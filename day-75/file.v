==> flow/design.v <==
module single_port_ram#(parameter n =4,m=16)(clk,rst,w_en,r_en,addr,din,dout);
input wire clk,rst;
input wire w_en,r_en;
input wire [n-1:0]addr;
input wire [n-1:0]din;
output reg [n-1:0]dout;
reg [m-1:0]mem[0:m-1];
always@(posedge clk)begin
if(rst)begin
dout <= 0;
end else begin
if(w_en && r_en == 0)begin
mem[addr] <= din;
end 
else if(r_en && w_en == 0)begin
dout <= mem[addr];
end else begin
end
end
end
endmodule
-- Step by step through the tools: single_port_ram
The steps from the RTL of single_port_ram to its reports follow in flow order.
Lines are those of the file above, counted from 1.
Library cell names are shortened.
The mark n/a stands for no value.
- design top: single_port_ram
- clock port: clk
- cell library: sky130hd
- timing corner: tt_025C_1v80

-- Elaborated design
Source: Yosys, flattened and elaborated, memories not mapped. Widths are those after wreduce. Registers that Yosys merges into a memory's read port (data or address) are not register bits. Print and check cells do not count. Equal cells are merged and count once.
Memory sizes are those after Yosys's memory passes, which may raise the word count (mostly to a power of two), join words into wider ones and drop unused or constant bits.
- memory bits (writable): 256
- noted bits in registers: 0
- output and inout bits at 4
- memory cells: 1
- input bits: 12
- clocked read ports x word width: 16
- word-level cells at 13
- multiplexer cells: 6
- bitwise logic cells at 3
- reductions and logical operators: 3
- memories (memory ; depth ; bits a word ; read ports ; wr ports ; line ; RTL):
    mem ; 16 ; 16 ; 1 ; 1 ; 7 ; reg [m-1:0]mem[0:m-1];
- operator list (cell ; number):
    16-bit 2-to-1 mux ; 2
    4-bit 2-to-1 mux ; 2
    1-bit inverter ; 3
    1-bit logical AND ; 2
    2-bit AND reduction ; 1
    1-bit 2-to-1 mux ; 2

-- Logic depth
Yosys ltp: most cells in a row. Word level: on the elaborated netlist, between registers, memories and ports. Mapped: between sequential cells and ports; inverters and the memories' decode and read muxes count.
- depth in word-level cells: 4
- ABC_AREA: 0
- noted depth in mapped cells: 7
- gate-level depth less buffers at 4

-- Mapped cells and area
Yosys stat after the flow's synthesis: flattened, memories mapped to cells. It holds for the ABC_AREA given above (unset counts as 0); a run with the other value may have another netlist.
- cells by type (cell ; number ; total area (sq um)):
    edfxtp_1 ; 64 ; 1.92E+03
    mux2i_1 ; 16 ; 160.154
    mux4_1 ; 4 ; 105.101
    mux4_2 ; 4 ; 90.086
    dfxtp_1 ; 4 ; 80.077
    nor2_1 ; 21 ; 78.826
    nor3_1 ; 8 ; 40.038
    nor4_1 ; 6 ; 37.536
    nand2b_1 ; 5 ; 31.28
    a2111oi_1 ; 3 ; 30.029
    buf_2 ; 5 ; 25.024
    nor2b_1 ; 4 ; 25.024
    nand3b_1 ; 3 ; 22.522
    o22ai_1 ; 3 ; 18.768
    buf_4 ; 2 ; 15.014
    nand2_1 ; 4 ; 15.014
    nand3_1 ; 3 ; 15.014
    nor3b_1 ; 2 ; 15.014
Not listed: further types 6, cells in them 7.
- mapped cells: 168
- noted buffers: 10
- sequential part of the area at 2001.9 sq um
- flip-flop cells: 68
- noted cell area after synthesis: 2775.2 sq um

-- Worst setup path after synthesis
Path of least setup slack by OpenSTA after synthesis, without wires, with an ideal clock, recovery checks aside; 20% of the period is set as input and as output delay. Where synthesis merged equal registers, the netlist keeps one of their names.
- path type: input port to flip-flop
- start point: input port addr[0]
- end point: memory mem[2][0]
- period: 1.86 ns
- noted path buffers: 3
- arrival time at 1.406 ns
- noted setup time: 0.361 ns
- noted path delay: 1.395 ns
- path slack at 0.092 ns
- noted stages on the path: 5
- launch time at the first pin: 0.372 ns
- external input delay at 0.372 ns
- required time: 1.499 ns
- noted period reached after synthesis: 1.768 ns
"path delay" is the arrival time less input delay plus setup time.
"stages on the path" counts driving pins, that of a launching flip-flop among them; a cell with two outputs on the path counts twice.
"period reached after synthesis" is the clock period less the worst setup slack; recovery checks do not enter. This is arithmetic on one report: input and output delays are still those of the set period (20% each).
Between the ends stands the longest chain of elaborated cells between them, by number of cells; it is not shown to be the way that was timed. Of several equally long chains one is given.
A line is the first line of the expression or statement that the cell stems from. Yosys adds cells for indexed reads and writes and turns some case tables into memories.
- cell sequence: buf_6 -> buf_4 -> buf_2 -> nand3b_1 -> nor3_1
- length of the longest elaborated chain at 2
- noted elaborated cells on any way between the ends: 2
- RTL lines with such cells at 2
- those cells by class: mux: 2
- ends and longest elaborated chain, after synthesis (element ; line ; RTL):
    start, declared ; 4 ; input wire [n-1:0]addr;
    4-bit 2-to-1 mux ; 12 ; if(w_en && r_en == 0)begin
    4-bit 2-to-1 mux ; 9 ; if(rst)begin
    end, declared ; 7 ; reg [m-1:0]mem[0:m-1];

-- Worst path after layout
Path of least setup slack in the final report of run 1 (OpenROAD, finished layout, wires in). Where an end is a register, its clock arrival counts in the times.
- path type: input port to flip-flop
- start point: input port addr[0]
- end point: register dout[2]
- path slack at 0.63 ns
- external input delay at 0.56 ns
- arrival time at 2.37 ns
- noted path buffers: 2
- launch time at the first pin: 0.56 ns
- noted stages on the path: 5
- noted setup time: 0.12 ns
- required time: 3.00 ns
- period: 2.78 ns
- cell sequence: clkdlybuf4s50_1 -> buf_4 -> mux4_1 -> a2111oi_1 -> nor4_1
- ends and longest elaborated chain, after layout (element ; line ; RTL):
    start, declared ; 4 ; input wire [n-1:0]addr;
    end, declared ; 6 ; output reg [n-1:0]dout;
No chain of elaborated cells between the ends is given.

Subject: flow runs of single_port_ram

Hi,

2 stored runs of single_port_ram in the flow (synthesis by Yosys, layout by OpenROAD, sky130hd cells), in arbitrary order. Constraints: input delay and output delay 20% of the set period each, output load 0.01 pF.
"achieved clock period" = clock period - worst setup slack. The figure is calculated, with input and output delays left at 20% of the set period.
"time on the worst setup path" means the part of the period allowed to the worst setup path (the constraints hold back 20% at inputs and 20% at outputs) less its slack; where the path has registers, the arrival times of their clocks count too.
By "total power of the final layout" is meant OpenSTA's value without simulated activity: inputs other than the clock are taken to toggle once in ten clock periods, and the tool carries that through the logic.

Run 1

==> flow/run.sh <==
#!/bin/bash
# the make line also repeats the synthesis and layout settings of config.mk as NAME=value (left out here)
make -C /OpenROAD-flow-scripts/flow DESIGN_CONFIG=/design/flow/config.mk WORK_HOME=/design/flow/orfs CLKGATE_MAP_FILE= finish
==> flow/config.mk <==
export PLATFORM = sky130hd
export DESIGN_NAME = single_port_ram
export DESIGN_NICKNAME = single_port_ram
export VERILOG_FILES = /design/flow/design.v
export SDC_FILE = /design/flow/constraint.sdc
export NUM_CORES = 4
export LEC_CHECK = 0
export CAP_MARGIN = 25
export CELL_PAD_IN_SITES_GLOBAL_PLACEMENT = 3
export CORE_MARGIN = 2
export CORE_UTILIZATION = 41
export GPL_TIMING_DRIVEN = 1
export MAX_ROUTING_LAYER = met4
export MIN_ROUTING_LAYER = met1
export PLACE_DENSITY_LB_ADDON = 0.09
export SLEW_MARGIN = 25
export TNS_END_PERCENT = 100
==> flow/constraint.sdc <==
create_clock -name core_clock -period 2.78 [get_ports {clk}]
set_input_delay 0.5560 -clock core_clock [delete_from_list [all_inputs] [get_ports {clk}]]
set_output_delay 0.5560 -clock core_clock [all_outputs]
set_load 0.01 [all_outputs]

Measured in run 1:
- noted the summed negative setup slack: 0.000 ns
- standard-cell area after routing: 3203.1 sq um
- total power of the final layout at 1.905 mW
- achieved clock period at 2.154 ns
- utilization of the finished layout at 49.6%
- die area: 7442.5 sq um
- mapped cell area after synthesis: 2775.2 sq um
- time on the worst setup path at 1.60 ns
- worst setup path kind: input port to flip-flop
- lowest hold slack at 0.508 ns
- setup slack of the worst path: 0.626 ns

Run 2

==> flow/run.sh <==
#!/bin/bash
# the make line also repeats the synthesis and layout settings of config.mk as NAME=value (left out here)
make -C /OpenROAD-flow-scripts/flow DESIGN_CONFIG=/design/flow/config.mk WORK_HOME=/design/flow/orfs CLKGATE_MAP_FILE= finish
==> flow/config.mk <==
export PLATFORM = sky130hd
export DESIGN_NAME = single_port_ram
export DESIGN_NICKNAME = single_port_ram
export VERILOG_FILES = /design/flow/design.v
export SDC_FILE = /design/flow/constraint.sdc
export NUM_CORES = 4
export LEC_CHECK = 0
export CAP_MARGIN = 10
export CORE_ASPECT_RATIO = 1.14
export CORE_MARGIN = 2
export CORE_UTILIZATION = 46
export CTS_CLUSTER_DIAMETER = 110
export CTS_CLUSTER_SIZE = 91
export PLACE_DENSITY_LB_ADDON = 0.01
export SETUP_SLACK_MARGIN = 0.93
export SLEW_MARGIN = 20
export TNS_END_PERCENT = 25
==> flow/constraint.sdc <==
create_clock -name core_clock -period 3.91 [get_ports {clk}]
set_input_delay 0.7820 -clock core_clock [delete_from_list [all_inputs] [get_ports {clk}]]
set_output_delay 0.7820 -clock core_clock [all_outputs]
set_load 0.01 [all_outputs]

Measured in run 2:
- noted the summed negative setup slack: 0.000 ns
- standard-cell area after routing: 3228.1 sq um
- total power of the final layout at 1.579 mW
- achieved clock period at 2.729 ns
- utilization of the finished layout at 54.8%
- die area: 6671.4 sq um
- mapped cell area after synthesis: 2775.2 sq um
- time on the worst setup path at 1.95 ns
- worst setup path kind: input port to flip-flop
- lowest hold slack at 0.515 ns
- setup slack of the worst path: 1.181 ns

Regards
