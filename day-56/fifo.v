==> flow/design.v <==
 module fifo(out,datain,push,pop,rst,clk,full,empty);
 parameter width = 7,depth =7;
  input [width:0]datain;
  input rst,clk;
  input push,pop;
  output reg [width:0]out;
  output wire full;
  output wire empty;
  reg [width:0] mem [0:depth];
  reg [4:0]wptr;
  reg [4:0]rptr;
  reg [3:0] count;
    assign full  = (count == depth);
    assign empty = (count == 0);
  always@(posedge clk)begin
  if(rst)begin
  out <= 0;
  wptr <= 0;
  rptr <= 0;
  count <= 0;
  end else begin
  case({push,pop})
  2'b10 : begin
          if(!full)begin
          mem[wptr] <= datain;
           wptr <= (wptr + 1'b1) % depth; 
           count <= count + 1'b1;
          end
          end
  2'b01 : begin
           if(!empty)begin
           out <= mem[rptr];
            rptr <= (rptr + 1)% depth; 
            count <= count - 1'b1;
         end
          end
  endcase
  end
  end
  endmodule
# Step by step through the tools: fifo
# Tool output for the design above, in the order of the flow.
# Line numbers count from 1 in the design file above.
# Operators carry their Yosys type and port widths (W data, S select, Z words).
# Library cell names are shortened.
# The mark -- stands for no value.
[inputs]
top = "fifo"
clk_port = "clk"
library = "sky130hd"
corner = "tt_025C_1v80"

# Word level
# Yosys after proc, flatten, opt, wreduce and memory -nomap, before mapping. Memory bits, and registers merged into a memory's read port (data or address), are not among the register bits. Print and check cells are not counted. Equal cells are merged and count once.
# Memory sizes are those after Yosys's memory passes, which may raise the word count (mostly to a power of two), join words into wider ones and drop unused or constant bits.
[bits]
reg_bits = 14
ram_bits = 64
clocked_rd_ports_x_width = 8
memories = 1
input_bits = 12
out_inout_bits = 10
word_cells = 34
[op_classes]
addsub = 4
div_mod_pow = 2
eq_ne = 5
muxes = 12
logic = 2
reduce_logical = 5
[memory_table]
columns = ["name", "words", "width", "rd", "wr", "line", "text"]
rows = [
  ["mem", 8, 8, 1, 1, 9, "reg [width:0] mem [0:depth];"],
]
[op_table]
columns = ["op", "n"]
rows = [
  ["$mod A32 B3 Y32 const B", 2],
  ["$mux W8", 3],
  ["$add A5 B1 Y6 const B", 2],
  ["$mux W3", 3],
  ["$pmux W4 S2", 1],
  ["$mux W4", 2],
  ["$ne A2 B2 Y1 const B", 2],
  ["$reduce_and A2 Y1", 2],
  ["$add A4 B1 Y4 const B", 1],
  ["$sub A4 B1 Y4 const B", 1],
  ["$eq A4 B3 Y1 const B", 1],
  ["$logic_not A4 Y1", 1],
  ["$reduce_and A3 Y1", 1],
  ["$mux W1", 3],
  ["$not A1 Y1", 2],
  ["$eq A2 B1 Y1 const B", 1],
  ["$eq A2 B2 Y1 const B", 1],
  ["$reduce_bool A2 Y1", 1],
]

# Depth
# Yosys ltp: most cells in a row. Word level: on the elaborated netlist, between registers, memories and ports. Mapped: between sequential cells and ports; inverters and the memories' decode and read muxes count.
[logic_depth]
depth_word = 4
ABC_AREA = 1
ltp_mapped = 26
mapped_depth_nobuf = 26

# Synthesis result
# The flow's flattened synthesis, as Yosys stat reports it; memories are mapped. The netlist is that of the ABC_AREA named above (0 if unset); the other value can give another one.
[types]
columns = ["cell_type", "n", "area_total_um2"]
rows = [
  ["edfxtp_1", 64, 1.92E+03],
  ["dfxtp_1", 22, 440.422],
  ["nand2_1", 64, 240.23],
  ["nor2_1", 52, 195.187],
  ["o21ai_0", 39, 195.187],
  ["ha_1", 12, 150.144],
  ["inv_1", 35, 131.376],
  ["nand3_1", 25, 125.12],
  ["a21oi_1", 20, 100.096],
  ["o221ai_1", 8, 70.067],
  ["nand2_2", 10, 62.56],
  ["nand3_2", 6, 60.058],
  ["o211ai_1", 8, 60.058],
  ["nand4_1", 9, 56.304],
  ["o22ai_1", 8, 50.048],
  ["nand3_4", 2, 35.034],
  ["xor2_1", 4, 35.034],
  ["nor2_4", 3, 33.782],
]
# Other cell types: 28; their cells: 56.
[mapped]
mapped_cells = 447
synth_area_um2 = 4360.4
seq_area_um2 = 2362.3
ff_cells = 86
n_buf = 17

# Worst setup path after synthesis
# OpenSTA on the mapped netlist: ideal clock, no wires. The path of least setup slack (recovery checks aside). Input and output delay are each 20% of the period. Register names are those of the netlist, which keeps one name where synthesis merged equal registers.
[synth_path]
kind = "register -> register"
start = "reg wptr[0]"
end = "reg wptr[0]"
tclk_ps = 4380
setup_ps = 127
t_first_pin_ps = 0
t_arrival_ps = 3283
required_time_ps = 4253
slack_ps = 971
path_delay_ps = 3410
stages = 22
n_path_buf = 0
period_less_setup_slack_ps = 3409
# "path_delay_ps" = arrival - input delay + setup time.
# "stages" counts driving pins, that of a launching flip-flop among them; a cell with two outputs on the path counts twice.
# "period_less_setup_slack_ps" is the clock period less the worst setup slack; recovery checks do not enter. This is arithmetic on one report: input and output delays are still those of the set period (20% each).
# The rows between start and end are the longest chain of elaborated cells between them; the timing report does not say that the signal goes this way. Where chains are equally long, one stands for them.
# A line is the first line of the expression or statement that the cell stems from. Yosys adds cells for indexed reads and writes and turns some case tables into memories.
[synth_via]
cell_sequence = "dfxtp_1 > ha_1 > nand4_1 > and2_1 > ha_1 > ha_1 > inv_1 > nand3_1 > nand2_2 > nand3_4 > nand2_1 > inv_1 > ha_1 > nand4_1 > nand3_2 > nand2_1 > nand2_1 > ha_1 > nand3_2 > nand3_4 > nor3_1 > nor3_2"
elab_chain_len = 2
cone_cells = 2
cone_lines = 1
classes_between = "1 x add/sub; 1 x div"
[synth_rtl]
columns = ["element", "line", "text"]
rows = [
  ["start, declared", 10, "reg [4:0]wptr;"],
  ["start, assigned", 18, "wptr <= 0;"],
  ["start, assigned", 26, "wptr <= (wptr + 1'b1) % depth;"],
  ["$add A5 B1 Y6", 26, ""],
  ["$mod A32 B3 Y32", 26, ""],
  ["end, assigned", 18, ""],
  ["end, assigned", 26, ""],
  ["end, declared", 10, ""],
]

# Timing after layout
# Path of least setup slack in the final report of flow run 1 (OpenROAD, finished layout, wires in). Where an end is a register, its clock arrival counts in the times.
# The path's times are printed in steps of 10 ps; the period is the one set.
[layout_path]
kind = "register -> register"
start = "reg wptr[1]"
end = "reg wptr[1]"
tclk_ps = 4720
setup_ps = 140
t_first_pin_ps = 350
t_arrival_ps = 4230
required_time_ps = 4930
slack_ps = 700
stages = 24
n_path_buf = 0
# The rows between start and end are the longest chain of elaborated cells between them; the timing report does not say that the signal goes this way. Where chains are equally long, one stands for them.
[layout_via]
cell_sequence = "dfxtp_1 > ha_1 > nand4_1 > and2_1 > ha_1 > ha_1 > inv_1 > nand3_1 > nand2_2 > nand3_4 > nand2_1 > inv_1 > ha_1 > nand4_1 > inv_2 > nor2_2 > nand3_1 > nand2_1 > ha_1 > nand3_2 > nand3_4 > nand2_1 > nand3_1 > a21oi_1"
elab_chain_len = 2
cone_cells = 2
cone_lines = 1
classes_between = "1 x add/sub; 1 x div"
[layout_rtl]
columns = ["element", "line", "text"]
rows = [
  ["start, declared", 10, "reg [4:0]wptr;"],
  ["start, assigned", 18, "wptr <= 0;"],
  ["start, assigned", 26, "wptr <= (wptr + 1'b1) % depth;"],
  ["$add A5 B1 Y6", 26, ""],
  ["$mod A32 B3 Y32", 26, ""],
  ["end, assigned", 18, ""],
  ["end, assigned", 26, ""],
  ["end, declared", 10, ""],
]

# Record of 2 stored runs of the RTL-to-layout flow on fifo, platform sky130hd. The runs are unordered. Constraints: input delay and output delay 20% of the set period each, output load 0.01 pF.
# By "achieved_period_ps" is meant the clock period of the run minus its worst setup slack. This is arithmetic on one report: input and output delays are still those of the set period (20% each).
# "worst_path_ps" = time allowed to the worst setup path (clock period - input delay - output delay, where it has them) - its slack; a late launch clock adds to it, a late capture clock takes from it.
# By "design_power_mw" is meant OpenSTA's value without simulated activity: inputs other than the clock are taken to toggle once in ten clock periods, and the tool carries that through the logic.
# "worst_path_ps" is known to 10 ps.

[[run]]
name = "flow run 1"
[run.settings]
period_ns = 4.72
CORE_UTILIZATION = 60
PLACE_DENSITY = 0.46
CORE_MARGIN = 5
CELL_PAD_IN_SITES_DETAIL_PLACEMENT = 1
ABC_AREA = 1
GPL_TIMING_DRIVEN = 1
GPL_ROUTABILITY_DRIVEN = 0
MAX_ROUTING_LAYER = "met4"
CAP_MARGIN = 20
SLEW_MARGIN = 20
[run.results]
worstSetupSlack_ps = 695
final_cell_area_um2 = 4872.2
design.die.area_um2 = 9072.6
hold_worst_slack_ps = 471
design_power_mw = 1.737
achieved_period_ps = 4025
worst_path_ps = 4020
path_kind = "register -> register"
fin_util_pct = 67.9
final_setup_tns_ps = 0
yosys.chip_area_um2 = 4360.4

[[run]]
name = "flow run 2"
[run.settings]
period_ns = 8.6
CORE_UTILIZATION = 63
PLACE_DENSITY_LB_ADDON = 0.21
CELL_PAD_IN_SITES_DETAIL_PLACEMENT = 1
TNS_END_PERCENT = 55
ABC_AREA = 0
CTS_CLUSTER_DIAMETER = 262
SLEW_MARGIN = 5
MIN_ROUTING_LAYER = "met2"
MAX_ROUTING_LAYER = "met4"
CAP_MARGIN = 20
CORE_MARGIN = 2
[run.results]
worstSetupSlack_ps = 1903
final_cell_area_um2 = 4893.4
design.die.area_um2 = 7748.4
hold_worst_slack_ps = 543
design_power_mw = 0.9484
achieved_period_ps = 6697
worst_path_ps = 6700
path_kind = "register -> register"
fin_util_pct = 71.6
final_setup_tns_ps = 0
yosys.chip_area_um2 = 4448.0
