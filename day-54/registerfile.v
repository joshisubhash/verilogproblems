==> flow/design.v <==
module register_file(readdata1,readdata2,writedata,w_en,readaddr1,readaddr2,writeaddr,clk,rst);
input wire clk,rst;
output wire [15:0]readdata1;
output wire [15:0]readdata2;
output reg [15:0]writedata;
input wire w_en;
input wire [3:0]readaddr1;
input wire [3:0]readaddr2;
input wire [3:0]writeaddr;
reg [15:0]mem[15:0];
integer i;
assign readdata1 = mem[readaddr1];
assign readdata2 = mem[readaddr2];
always@(posedge clk)begin
if(rst)begin
writedata <= 0;
for(i=0;i<16;i=i+1)begin
mem[i] <= i;
end
end else begin
if(w_en)begin
mem[writeaddr] <= readdata1 + readdata2;
writedata <= readdata1 + readdata2;
end
end
end
endmodule
Step by step through the tools: register_file
The steps from the RTL of register_file to its reports follow in flow order.
Lines are those of the file above, counted from 1.
Cell names lack the library's common part.
The mark n/a stands for no value.
Inputs
  top module: register_file
  clock: clk
  library: sky130hd
  corner: tt_025C_1v80

Word-level counts
Source: Yosys, flattened and elaborated, memories not mapped. Widths are those after wreduce; folded enables and synchronous resets count as part of the registers. Registers that Yosys merges into a memory's read port (data or address) are not register bits. Print and check cells do not count. Equal cells are merged and count once.
Memory sizes are those after Yosys's memory passes, which may raise the word count (mostly to a power of two), join words into wider ones and drop unused or constant bits.
Operators by class
  add/subtract/negate cells: 1
  mux-type cells: 7
Operators by type and width (number)
  2-to-1 mux 16 bit: 2
  adder 16 bit: 1
  2-to-1 mux 4 bit: 2
  2-to-1 mux 1 bit: 3
Storage and ports
  bits in registers: 16
  RAM bits: 256
  memories kept: 1
  input port bits: 15
  output and inout port bits: 48
  cells after elaboration: 10
Memory list
  mem: words 16, bits a word 16, line 10  | reg [15:0]mem[15:0];

Depth
Depth = most cells in a row (Yosys ltp): at word level without a register or memory, in the mapped netlist without a sequential cell, where the memories' decode and read muxes count.
Logic depth
  depth after elaboration: 3
  ABC_AREA: 0
  depth in mapped cells: 15
  depth with buffers taken out: 12

Synthesis result
Source: synth_stat.txt of the flow (Yosys; design flattened, memories mapped). It holds for the ABC_AREA given above (unset counts as 0); a run with the other value may have another netlist.
Mapped netlist
  standard cells after synthesis: 965
  chip area (Yosys): 14148.6 um2
  sequential area: 8007.7 um2
  flip-flop cells: 272
  buffers: 82
Cell types
  edfxtp_1: number 256, area in all 7.69E+03 um2
  mux4_2: number 160, area in all 3.6E+03 um2
  nor2_1: number 236, area in all 885.85 um2
  dfxtp_1: number 16, area in all 320.307 um2
  clkbuf_1: number 57, area in all 213.955 um2
  nand2_1: number 53, area in all 198.941 um2
  ha_1: number 15, area in all 187.68 um2
  nand2b_1: number 19, area in all 118.864 um2
  nor3_1: number 22, area in all 110.106 um2
  nand3_1: number 15, area in all 75.072 um2
  a21oi_1: number 13, area in all 65.062 um2
  buf_1: number 15, area in all 56.304 um2
  buf_2: number 9, area in all 45.043 um2
  and3_1: number 7, area in all 43.792 um2
  xnor2_1: number 5, area in all 43.792 um2
  xor2_1: number 5, area in all 43.792 um2
  o21ai_0: number 8, area in all 40.038 um2
  a21o_1: number 5, area in all 37.536 um2
Other cell types: 27; their cells: 49.

Worst setup path after synthesis
Path of least setup slack by OpenSTA after synthesis, without wires, with an ideal clock, recovery checks aside; 20% of the period is set as input and as output delay. Where synthesis merged equal registers, the netlist keeps one of their names.
Path post-synthesis
  path kind: in2reg
  start: input readaddr1[0]
  end: memory mem[12][14]
  clock period: 6.24 ns
  input delay: 1.248 ns
  library setup time: 0.266 ns
  launch time at the first pin: 1.248 ns
  data arrival time: 5.169 ns
  data required time: 5.974 ns
  setup slack: 0.805 ns
  path delay: 4.187 ns
  driving pins on the path: 15
  buffers on the path: 3
  synthesis period reached: 5.435 ns
"path delay" is the arrival time less input delay plus setup time.
"driving pins on the path" counts driving pins, that of a launching flip-flop among them; a cell with two outputs on the path counts twice.
"synthesis period reached" = period - worst setup slack (recovery checks aside). The figure is calculated, with input and output delays left at 20% of the set period.
The rows between start and end are the longest chain of elaborated cells between them; the timing report does not say that the signal goes this way. Where chains are equally long, one stands for them.
A line is the first line of the expression or statement that the cell stems from. Yosys adds cells for indexed reads and writes and turns some case tables into memories.
The chain passes a memory read, where the word-level depth is cut; so it can be longer than that depth.
On the way, post-synthesis
  cell sequence: buf_2 buf_1 mux4_2 mux4_2 ha_1 inv_1 fa_1 nor2b_1 o21a_1 o2111ai_1 nand3b_1 a311o_1 xnor2_1 clkbuf_1 nor2_1
  length of the longest elaborated chain: 4
  elaborated cells between the ends (all ways): 4
  those cells by class: add/sub: 1; mux: 2; memory: 1
RTL lines, path post-synthesis
  start, declared: line 7  | input wire [3:0]readaddr1;
  memory read (16 x 16 bit): line 10  | reg [15:0]mem[15:0];
  adder 16 bit: line 22  | mem[writeaddr] <= readdata1 + readdata2;
  2-to-1 mux 16 bit: line 21  | if(w_en)begin
  2-to-1 mux 16 bit: line 15  | if(rst)begin
  end, declared: line 10
Some nets on the timed path still bear RTL names; the line given drives or declares the net.
Named nets, post-synthesis
  readdata1[0]: line 12  | assign readdata1 = mem[readaddr1];

Path in the finished layout
From the final timing report of stored run 1: the path of least setup slack in the routed layout; clock arrival at registers is part of the times.
Path after layout
  path kind: in2out
  start: input readaddr1[2]
  end: output readdata1[15]
  clock period: 6.98 ns
  input delay: 1.40 ns
  external output delay: 1.40 ns
  launch time at the first pin: 1.40 ns
  data arrival time: 4.32 ns
  data required time: 5.58 ns
  setup slack: 1.27 ns
  driving pins on the path: 5
  buffers on the path: 3
The rows between start and end are the longest chain of elaborated cells between them; the timing report does not say that the signal goes this way. Where chains are equally long, one stands for them.
The chain passes a memory read, where the word-level depth is cut; so it can be longer than that depth.
On the way, after layout
  cell sequence: clkdlybuf4s50_1 buf_4 mux4_2 mux4_2 clkdlybuf4s50_1
  length of the longest elaborated chain: 1
  elaborated cells between the ends (all ways): 1
  source lines of those cells: 1
  those cells by class: memory: 1
RTL lines, path after layout
  start, declared: line 7  | input wire [3:0]readaddr1;
  memory read (16 x 16 bit): line 10  | reg [15:0]mem[15:0];
  end, declared: line 3  | output wire [15:0]readdata1;

Ticket comment

Flow measurements of register_file on sky130hd: 2 stored runs with different settings, listed in no order. Input and output delays are each 20% of the period that was set; the output load is 0.01 pF.
"achieved clock period" means the clock period less the worst setup slack. The figure is calculated, with input and output delays left at 20% of the set period.
"worst setup path time" is the time allowed to the run's worst setup path (the clock period less input and output delay, where it has them) less its slack. Clock arrival times count: a late capture clock shortens it, a late launch clock lengthens it.
"power" rests on the timing tool's default activity at the inputs, not on a simulated workload.
[stored run 1] settings: period_ns=6.98, CORE_UTILIZATION=55, PLACE_DENSITY=0.48, CORE_MARGIN=7, TNS_END_PERCENT=80, GPL_ROUTABILITY_DRIVEN=1, CAP_MARGIN=15, SLEW_MARGIN=20
[stored run 1] result: chip area after synthesis (Yosys) 14148.6 um2, die area 30411.9 um2, standard-cell area of the final layout 16260.6 um2, utilization 64.6%, worst setup slack after layout 1.269 ns, total negative slack 0.000 ns, worst hold slack 0.471 ns, power 0.004376 W, achieved clock period 5.711 ns, worst setup path time 2.92 ns, worst setup path kind in2out
[stored run 2] settings: period_ns=7.19, CORE_UTILIZATION=19, PLACE_DENSITY=0.45, CORE_MARGIN=9, CELL_PAD_IN_SITES_GLOBAL_PLACEMENT=2, CELL_PAD_IN_SITES_DETAIL_PLACEMENT=1, TNS_END_PERCENT=15, GPL_ROUTABILITY_DRIVEN=1, CTS_CLUSTER_SIZE=42, SLEW_MARGIN=20, MAX_ROUTING_LAYER=met4, CAP_MARGIN=20
[stored run 2] result: chip area after synthesis (Yosys) 14148.6 um2, die area 84614.1 um2, standard-cell area of the final layout 17219.0 um2, utilization 23.5%, worst setup slack after layout 1.569 ns, total negative slack 0.000 ns, worst hold slack 0.473 ns, power 0.004541 W, achieved clock period 5.621 ns, worst setup path time 2.75 ns, worst setup path kind in2out
